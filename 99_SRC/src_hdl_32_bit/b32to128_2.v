==> flow/design.v <==
module b32to128_2(
	clock,
	reset,
	enable,
	dataIn,
	nr,
	dataOut
	);
	input clock;
	input reset;
	input enable;
	input [31:0] dataIn;
	input [1:0] nr;
	output reg [127:0] dataOut;
	reg [95:0] tmp;
	always @(posedge clock or posedge reset)
	if (reset)
	begin
		tmp = 0;
		dataOut = 0;
	end
	else
	begin
		if (enable)
		begin
			if (nr == 2'h0)
				tmp[95:64] = dataIn;
			else if (nr == 2'h1)
				tmp[63:32] = dataIn;
			else if (nr == 2'h2)
				tmp[31:0] = dataIn;
			else if (nr == 2'h3)
				dataOut = {tmp, dataIn};
		end
	end
endmodule
---- Reports on b32to128_2 ----
The steps from the RTL of b32to128_2 to its reports follow in flow order.
Line numbers count from 1 in the design file above.
The mark -- stands for no value.
design
  top ..................................... b32to128_2
  clock port .............................. clock
  cell library ............................ sky130hd
  library corner .......................... tt_025C_1v80

---- Word level ----
Counts by Yosys on the flattened word-level netlist (proc, flatten, opt, wreduce; memories kept). Register bits leave out memories and registers merged into their read ports (data or address); mux counts leave out enables and synchronous resets folded into registers. Print and check cells are left out. Cells with the same type and inputs are merged into one.
cells by class
  equality and inequality tests ........... 3
  muxes and demuxes ....................... 0
  $lt $le $gt $ge ......................... 0
  shift-type cells ........................ 0
  multiply operators ...................... 0
  reductions and logical operators ........ 5
  add/subtract/negate cells ............... 0
  div/mod/pow operators ................... 0
  bitwise operators ....................... 3
operators by type and width
  operator                                                        count
  5-bit AND reduction                                             1
  2-bit equality test with constant B                             2
  4-bit AND reduction                                             1
  1-bit inverter                                                  3
  3-bit AND reduction                                             1
  2-bit by 1-bit equality test with 1-bit output with constant B  1
  2-bit logical NOT                                               1
  2-bit AND reduction                                             1
bit counts
  memory cells ............................ 0
  word width x clocked read ports ......... 0
  latch bits .............................. 0
  bits of input ports ..................... 37
  bits in writable memories ............... 0
  register bits ........................... 224
  bits in read-only memories .............. 0

---- Depth ----
Depth = most cells in a row (Yosys ltp): at word level without a register or memory, in the mapped netlist without a sequential cell, where the memories' decode and read muxes count.
logic depth
  depth in word-level cells ............... 3
  ABC_AREA ................................ 0
  mapped depth ............................ 6
  gate-level depth less buffers ........... 4

---- Mapped cells and area ----
Source: synth_stat.txt of the flow (Yosys; design flattened, memories mapped). It holds for the ABC_AREA given above (unset counts as 0); a run with the other value may have another netlist.
Totals and module areas in this step are rounded.
synthesis totals
  chip area (Yosys) ....................... 8490 sq um
  sequential part of the area ............. 5610 sq um
  mapped flip-flops ....................... 224
  cell count .............................. 483
  buffer cells ............................ 24
cells by type
  type                       count  area in all (sq um)
  sky130_fd_sc_hd__dfrtp_1   224    5.61E+03
  sky130_fd_sc_hd__mux2_2    210    2.36E+03
  sky130_fd_sc_hd__buf_6     17     191.434
  sky130_fd_sc_hd__mux2_4    10     150.144
  sky130_fd_sc_hd__ha_1      4      50.048
  sky130_fd_sc_hd__mux2_1    4      45.043
  sky130_fd_sc_hd__buf_2     6      30.029
  sky130_fd_sc_hd__and4bb_4  1      16.266
  sky130_fd_sc_hd__and4bb_1  1      12.512
  sky130_fd_sc_hd__inv_1     3      11.261
  sky130_fd_sc_hd__nand3b_1  1      7.507
  sky130_fd_sc_hd__clkbuf_2  1      5.005
  sky130_fd_sc_hd__nand2_1   1      3.754

---- Worst setup path after synthesis ----
OpenSTA on the mapped netlist: ideal clock, no wires. The path of least setup slack (recovery checks aside). Input and output delay are each 20% of the period. Register names are those of the netlist, which keeps one name where synthesis merged equal registers.
timing post-synthesis
  path type ............................... in2reg
  start point ............................. input nr[0]
  end point ............................... register dataOut[75]
  delay of the path ....................... 1.386 ns
  library setup time ...................... 0.125 ns
  buffers on the path ..................... 2
  period .................................. 1.85 ns
  stages .................................. 6
  arrival time ............................ 1.631 ns
  path slack .............................. 0.094 ns
  synthesis period reached ................ 1.756 ns
"delay of the path" = arrival - input delay + setup time.
"stages" counts driving pins, that of a launching flip-flop among them; a cell with two outputs on the path counts twice.
"synthesis period reached" is the clock period less the worst setup slack; recovery checks do not enter. This is arithmetic on one report: input and output delays are still those of the set period (20% each).
The rows between start and end are the longest chain of elaborated cells between them; the timing report does not say that the signal goes this way. Where chains are equally long, one stands for them.
A line is the first line of the expression or statement that the cell stems from. Yosys adds cells for indexed reads and writes and turns some case tables into memories.
between the ends, post-synthesis
  cells stage by stage .................... sky130_fd_sc_hd__inv_1 -> sky130_fd_sc_hd__ha_1 -> sky130_fd_sc_hd__and4bb_4 -> sky130_fd_sc_hd__buf_6 -> sky130_fd_sc_hd__buf_6 -> sky130_fd_sc_hd__mux2_4
  cells in the longest elaborated chain ... 3
  elaborated cells between the ends (all ways) .. 8
RTL lines, path post-synthesis
  what                 line  source
  start, declared      13    input [1:0] nr;
  2-bit equality test  30    else if (nr == 2'h2)
  1-bit inverter       --
  5-bit AND reduction  --
  end, assigned        20    dataOut = 0;
  end, assigned        33    dataOut = {tmp, dataIn};
  end, declared        14    output reg [127:0] dataOut;

---- Path in the finished layout ----
From the final timing report of flow run A: the path of least setup slack in the routed layout; clock arrival at registers is part of the times.
timing after layout
  path type ............................... in2reg
  start point ............................. input nr[1]
  end point ............................... register dataOut[118]
  stages .................................. 10
  arrival time ............................ 1.76 ns
  library setup time ...................... 0.11 ns
  path slack .............................. -0.16 ns
  buffers on the path ..................... 6
  period .................................. 1.22 ns
The rows between start and end are the longest chain of elaborated cells between them; the timing report does not say that the signal goes this way. Where chains are equally long, one stands for them.
between the ends, after layout
  cells stage by stage .................... sky130_fd_sc_hd__buf_8 -> sky130_fd_sc_hd__inv_6 -> sky130_fd_sc_hd__ha_4 -> sky130_fd_sc_hd__and4bb_4 -> sky130_fd_sc_hd__buf_6 -> sky130_fd_sc_hd__buf_16 -> sky130_fd_sc_hd__buf_12 -> sky130_fd_sc_hd__buf_4 -> sky130_fd_sc_hd__buf_12 -> sky130_fd_sc_hd__mux2_4
  cells in the longest elaborated chain ... 3
  elaborated cells between the ends (all ways) .. 8
RTL lines, path after layout
  what                 line  source
  start, declared      13    input [1:0] nr;
  2-bit equality test  30    else if (nr == 2'h2)
  1-bit inverter       --
  5-bit AND reduction  --
  end, assigned        20    dataOut = 0;
  end, assigned        33    dataOut = {tmp, dataIn};
  end, declared        14    output reg [127:0] dataOut;

## Implementation results

Module b32to128_2, platform sky130hd: 2 stored runs of the flow (Yosys, OpenROAD) with differing settings, in no particular order. Input and output delays are each 20% of the period that was set; the output load is 0.01 pF.
"clock period reached" means the clock period less the worst setup slack. The figure is calculated, with input and output delays left at 20% of the set period.
"worst path time": the worst setup path's part of the clock period (all of it between registers, 20% less for each end at a port) less its slack. A launch clock that arrives late makes it longer, a capture clock that arrives late makes it shorter.
"power consumption" rests on the timing tool's default activity at the inputs, not on a simulated workload.
The measured numbers are rounded.

======== flow run A ========
==> flow/run.sh <==
#!/bin/bash
# the make line also repeats the synthesis and layout settings of config.mk as NAME=value (left out here)
make -C /OpenROAD-flow-scripts/flow DESIGN_CONFIG=/design/flow/config.mk WORK_HOME=/design/flow/orfs CLKGATE_MAP_FILE= finish
==> flow/config.mk <==
export PLATFORM = sky130hd
export DESIGN_NAME = b32to128_2
export DESIGN_NICKNAME = b32to128_2
export VERILOG_FILES = /design/flow/design.v
export SDC_FILE = /design/flow/constraint.sdc
export NUM_CORES = 4
export LEC_CHECK = 0
export CAP_MARGIN = 30
export CORE_ASPECT_RATIO = 1.15
export CORE_MARGIN = 2
export CORE_UTILIZATION = 45
export CTS_CLUSTER_SIZE = 55
export GPL_TIMING_DRIVEN = 0
export HOLD_SLACK_MARGIN = 0.28
export MIN_ROUTING_LAYER = met2
export PLACE_DENSITY_LB_ADDON = 0.05
export SETUP_SLACK_MARGIN = 0.21
export SLEW_MARGIN = 20
export TNS_END_PERCENT = 50
==> flow/constraint.sdc <==
create_clock -name core_clock -period 1.22 [get_ports {clock}]
set_input_delay 0.2440 -clock core_clock [delete_from_list [all_inputs] [get_ports {clock}]]
set_output_delay 0.2440 -clock core_clock [all_outputs]
set_load 0.01 [all_outputs]

-------- measured, flow run A --------
  worst slack on setup checks ............. -0.165 ns
  power consumption ....................... 26100 uW
  die area ................................ 20000 sq um
  post-layout utilization ................. 68.5 %
  standard-cell area of the final layout .. 12600 sq um
  area of the synthesized netlist ......... 8490 sq um
  final setup TNS ......................... -22.1 ns
  worst path time ......................... 1.14 ns
  kind of the worst setup path ............ in2reg
  clock period reached .................... 1.385 ns

======== flow run B ========
==> flow/run.sh <==
#!/bin/bash
# the make line also repeats the synthesis and layout settings of config.mk as NAME=value (left out here)
make -C /OpenROAD-flow-scripts/flow DESIGN_CONFIG=/design/flow/config.mk WORK_HOME=/design/flow/orfs CLKGATE_MAP_FILE= finish
==> flow/config.mk <==
export PLATFORM = sky130hd
export DESIGN_NAME = b32to128_2
export DESIGN_NICKNAME = b32to128_2
export VERILOG_FILES = /design/flow/design.v
export SDC_FILE = /design/flow/constraint.sdc
export NUM_CORES = 4
export LEC_CHECK = 0
export CAP_MARGIN = 20
export CORE_MARGIN = 2
export CORE_UTILIZATION = 30
export SLEW_MARGIN = 20
==> flow/constraint.sdc <==
create_clock -name core_clock -period 1.83 [get_ports {clock}]
set_input_delay 0.3660 -clock core_clock [delete_from_list [all_inputs] [get_ports {clock}]]
set_output_delay 0.3660 -clock core_clock [all_outputs]
set_load 0.01 [all_outputs]

-------- measured, flow run B --------
  worst slack on setup checks ............. 0.029 ns
  power consumption ....................... 16800 uW
  die area ................................ 29700 sq um
  post-layout utilization ................. 43.2 %
  standard-cell area of the final layout .. 12000 sq um
  area of the synthesized netlist ......... 8490 sq um
  final setup TNS ......................... 0.000 ns
  worst path time ......................... 1.43 ns
  kind of the worst setup path ............ in2reg
  clock period reached .................... 1.801 ns
